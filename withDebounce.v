==> flow/design.v <==
`timescale 1ns / 1ps
`default_nettype none
module withDebounce(LEDs, BTN, Clk);
    output reg [3:0] LEDs;
    input wire BTN, Clk;
    parameter n = 5;
    wire notMsb, Rst, En, Debounced;
    reg Synchronizer0, Synchronized;
    reg [n-1:0] Count;
    reg edge_detect0;
    wire rising_edge;
     initial
        LEDs=0; 
    always@(posedge Clk)
      begin
        Synchronizer0 <= BTN;
        Synchronized <= Synchronizer0;
      end
    always@(posedge Clk)
        if(Rst)
            Count <= 0;
        else if(En)
            Count <= Count + 1;
    assign notMsb = ~Count[n-1];
    assign En = notMsb & Synchronized;
    assign Rst = ~Synchronized;
    assign Debounced = Count[n-1];
    always@(posedge Clk)
        edge_detect0 <= Debounced;
    assign rising_edge = ~edge_detect0 & Debounced;
    always@(posedge Clk)
        if(rising_edge)
            LEDs <= LEDs + 1;
endmodule
### Tool chain data of withDebounce

What the tools print for withDebounce, step after step.
Line numbers count from 1 in the design file above.
Operators carry their Yosys type and port widths (W data, S select, Z words).
The mark -- stands for no value.

| set-up | value |
|---|---|
| top module | withDebounce |
| clock port | Clk |
| library | sky130hd |
| library corner | tt_025C_1v80 |

### After elaboration

Counts by Yosys on the flattened word-level netlist (proc, flatten, opt, wreduce; memories kept). Register bits leave out memories and registers merged into their read ports (data or address); mux counts leave out enables and synchronous resets folded into registers. Print and check cells are left out. Cells with the same type and inputs are merged into one.

| word-level totals | value |
|---|---|
| bits in registers | 12 |
| input port bits | 2 |
| output and inout port bits | 4 |
| elaborated cells | 11 |

| cells by class | value |
|---|---|
| add/sub/neg operators | 2 |
| bitwise operators | 4 |

Operators with widths:

| kind | number |
|---|---|
| $add A5 B1 Y5 const B | 1 |
| $add A4 B1 Y4 const B | 1 |
| $and A1 B1 Y1 | 2 |
| $not A1 Y1 | 2 |

### Depth

Yosys ltp: most cells in a row. Word level: on the elaborated netlist, between registers, memories and ports. Mapped: between sequential cells and ports; inverters and the memories' decode and read muxes count.

| logic depth | value |
|---|---|
| word-level depth | 2 |
| ABC_AREA | 1 |
| depth in mapped cells | 5 |
| gate-level depth less buffers | 5 |

### Netlist

Yosys stat after the flow's synthesis: flattened, memories mapped to cells. It holds for the ABC_AREA given above (unset counts as 0); a run with the other value may have another netlist.
Totals and module areas in this step are rounded.

| mapped netlist | value |
|---|---|
| cells in the netlist | 39 |
| synthesis area | 0.0004242 mm2 |
| area of sequential cells | 0.0002803 mm2 |
| mapped flip-flops | 12 |
| buffers | 0 |

Cell types:

| cell type | number | area in all (um2) |
|---|---|---|
| sky130_fd_sc_hd__dfxtp_1 | 8 | 160.154 |
| sky130_fd_sc_hd__edfxtp_1 | 4 | 120.115 |
| sky130_fd_sc_hd__ha_1 | 2 | 25.024 |
| sky130_fd_sc_hd__nor2_1 | 6 | 22.522 |
| sky130_fd_sc_hd__nand3_1 | 4 | 20.019 |
| sky130_fd_sc_hd__a21oi_1 | 3 | 15.014 |
| sky130_fd_sc_hd__inv_1 | 3 | 11.261 |
| sky130_fd_sc_hd__nand2_1 | 3 | 11.261 |
| sky130_fd_sc_hd__o21ai_0 | 2 | 10.01 |
| sky130_fd_sc_hd__xnor2_1 | 1 | 8.758 |
| sky130_fd_sc_hd__xor2_1 | 1 | 8.758 |
| sky130_fd_sc_hd__a21boi_0 | 1 | 7.507 |
| sky130_fd_sc_hd__inv_2 | 1 | 3.754 |

### Worst setup path after synthesis

Source: OpenSTA report_checks on the synthesized netlist (no wires, ideal clock, input and output delay 20% of the period each), path of least setup slack; recovery checks are left aside. Register names are those of the netlist, which keeps one name where synthesis merged equal registers.

| timing post-synthesis | value |
|---|---|
| path type | register -> register |
| start point | register LEDs[0] |
| end point | register LEDs[2] |
| period | 1.25 ns |
| setup time | 0.262 ns |
| launch time at the first pin | 0.000 ns |
| arrival time | 0.807 ns |
| data required time | 0.988 ns |
| path slack | 0.182 ns |
| path delay | 1.069 ns |
| stages | 3 |
| path buffers | 0 |
| synthesis period reached | 1.068 ns |

"path delay" is the arrival time less input delay plus setup time.
"stages": output pins that drive a net of the path, with the launching flip-flop's if there is one; two outputs of one cell count as two.
"synthesis period reached" = period - worst setup slack (recovery checks aside). The figure is calculated, with input and output delays left at 20% of the set period.
Between the ends stands the longest chain of elaborated cells between them, by number of cells; it is not shown to be the way that was timed. Of several equally long chains one is given.
A line is the first line of the expression or statement that the cell stems from. Yosys adds cells for indexed reads and writes and turns some case tables into memories.

| on the way, post-synthesis | value |
|---|---|
| path through | sky130_fd_sc_hd__edfxtp_1 -> sky130_fd_sc_hd__ha_1 -> sky130_fd_sc_hd__xor2_1 |
| cells in the longest elaborated chain | 1 |
| elaborated cells on any way between the ends | 1 |
| source lines of those cells | 1 |
| classes of those cells | add/sub: 1 |

Ends and longest elaborated chain, post-synthesis:

| what | RTL line | RTL |
|---|---|---|
| start: declaration | 4 | `output reg [3:0] LEDs;` |
| start: assignment | 33 | `LEDs <= LEDs + 1;` |
| $add A4 B1 Y4 | 33 |  |
| end: assignment | 33 |  |
| end: declaration | 4 |  |

### Worst path after layout

From the final timing report of flow run A: the path of least setup slack in the routed layout; clock arrival at registers is part of the times.

| timing post-layout | value |
|---|---|
| path type | register -> output |
| start point | register LEDs[2] |
| end point | output LEDs[2] |
| period | 1.29 ns |
| external output delay | 0.26 ns |
| launch time at the first pin | 0.27 ns |
| arrival time | 1.01 ns |
| data required time | 1.03 ns |
| path slack | 0.02 ns |
| stages | 2 |
| path buffers | 1 |

| on the way, post-layout | value |
|---|---|
| path through | sky130_fd_sc_hd__edfxtp_1 -> sky130_fd_sc_hd__dlygate4sd2_1 |
| cells in the longest elaborated chain | 0 |
| elaborated cells on any way between the ends | 0 |
| source lines of those cells | 0 |

Ends and longest elaborated chain, post-layout:

| what | RTL line | RTL |
|---|---|---|
| start: declaration | 4 | `output reg [3:0] LEDs;` |
| start: assignment | 33 | `LEDs <= LEDs + 1;` |
| end: declaration | 4 |  |

Hand-over note for withDebounce

withDebounce through Yosys and OpenROAD on sky130hd: 2 stored runs, unordered, with their settings and measured results. The constraints put input and output delay at 20% of the set period each and load the outputs with 0.01 pF.
"period achieved" = clock period - worst setup slack. The figure is calculated, with input and output delays left at 20% of the set period.
"total power of the final layout" is the tool's figure for a default switching activity; nothing was simulated.
Values from the reports are rounded here.
Settings: - = not set for that run.

| run name | period_ns | CORE_UTILIZATION | SETUP_SLACK_MARGIN | CORE_MARGIN | CELL_PAD_IN_SITES_DETAIL_PLACEMENT | ABC_AREA | MAX_ROUTING_LAYER | CAP_MARGIN | SLEW_MARGIN | total negative slack (ns) | total power of the final layout (W) | period achieved (ns) | smallest setup slack (ns) | full die area (mm2) | post-layout utilization (%) | Yosys chip area after synthesis (mm2) | worst hold slack in the final report (ns) |
|---|---|---|---|---|---|---|---|---|---|---|---|---|---|---|---|---|---|
| flow run A | 1.29 | 35 | 0.0 | 6 | 1 | 1 | met4 | 20 | 20 | 0.000 | 0.0007229 | 1.270 | 0.020 | 0.002191 | 48.0 | 0.0004242 | 0.338 |
| flow run B | 1.18 | 41 | - | 2 | - | - | - | 20 | 20 | 0.000 | 0.0007289 | 1.097 | 0.083 | 0.001315 | 58.1 | 0.0004267 | 0.341 |

End of note.
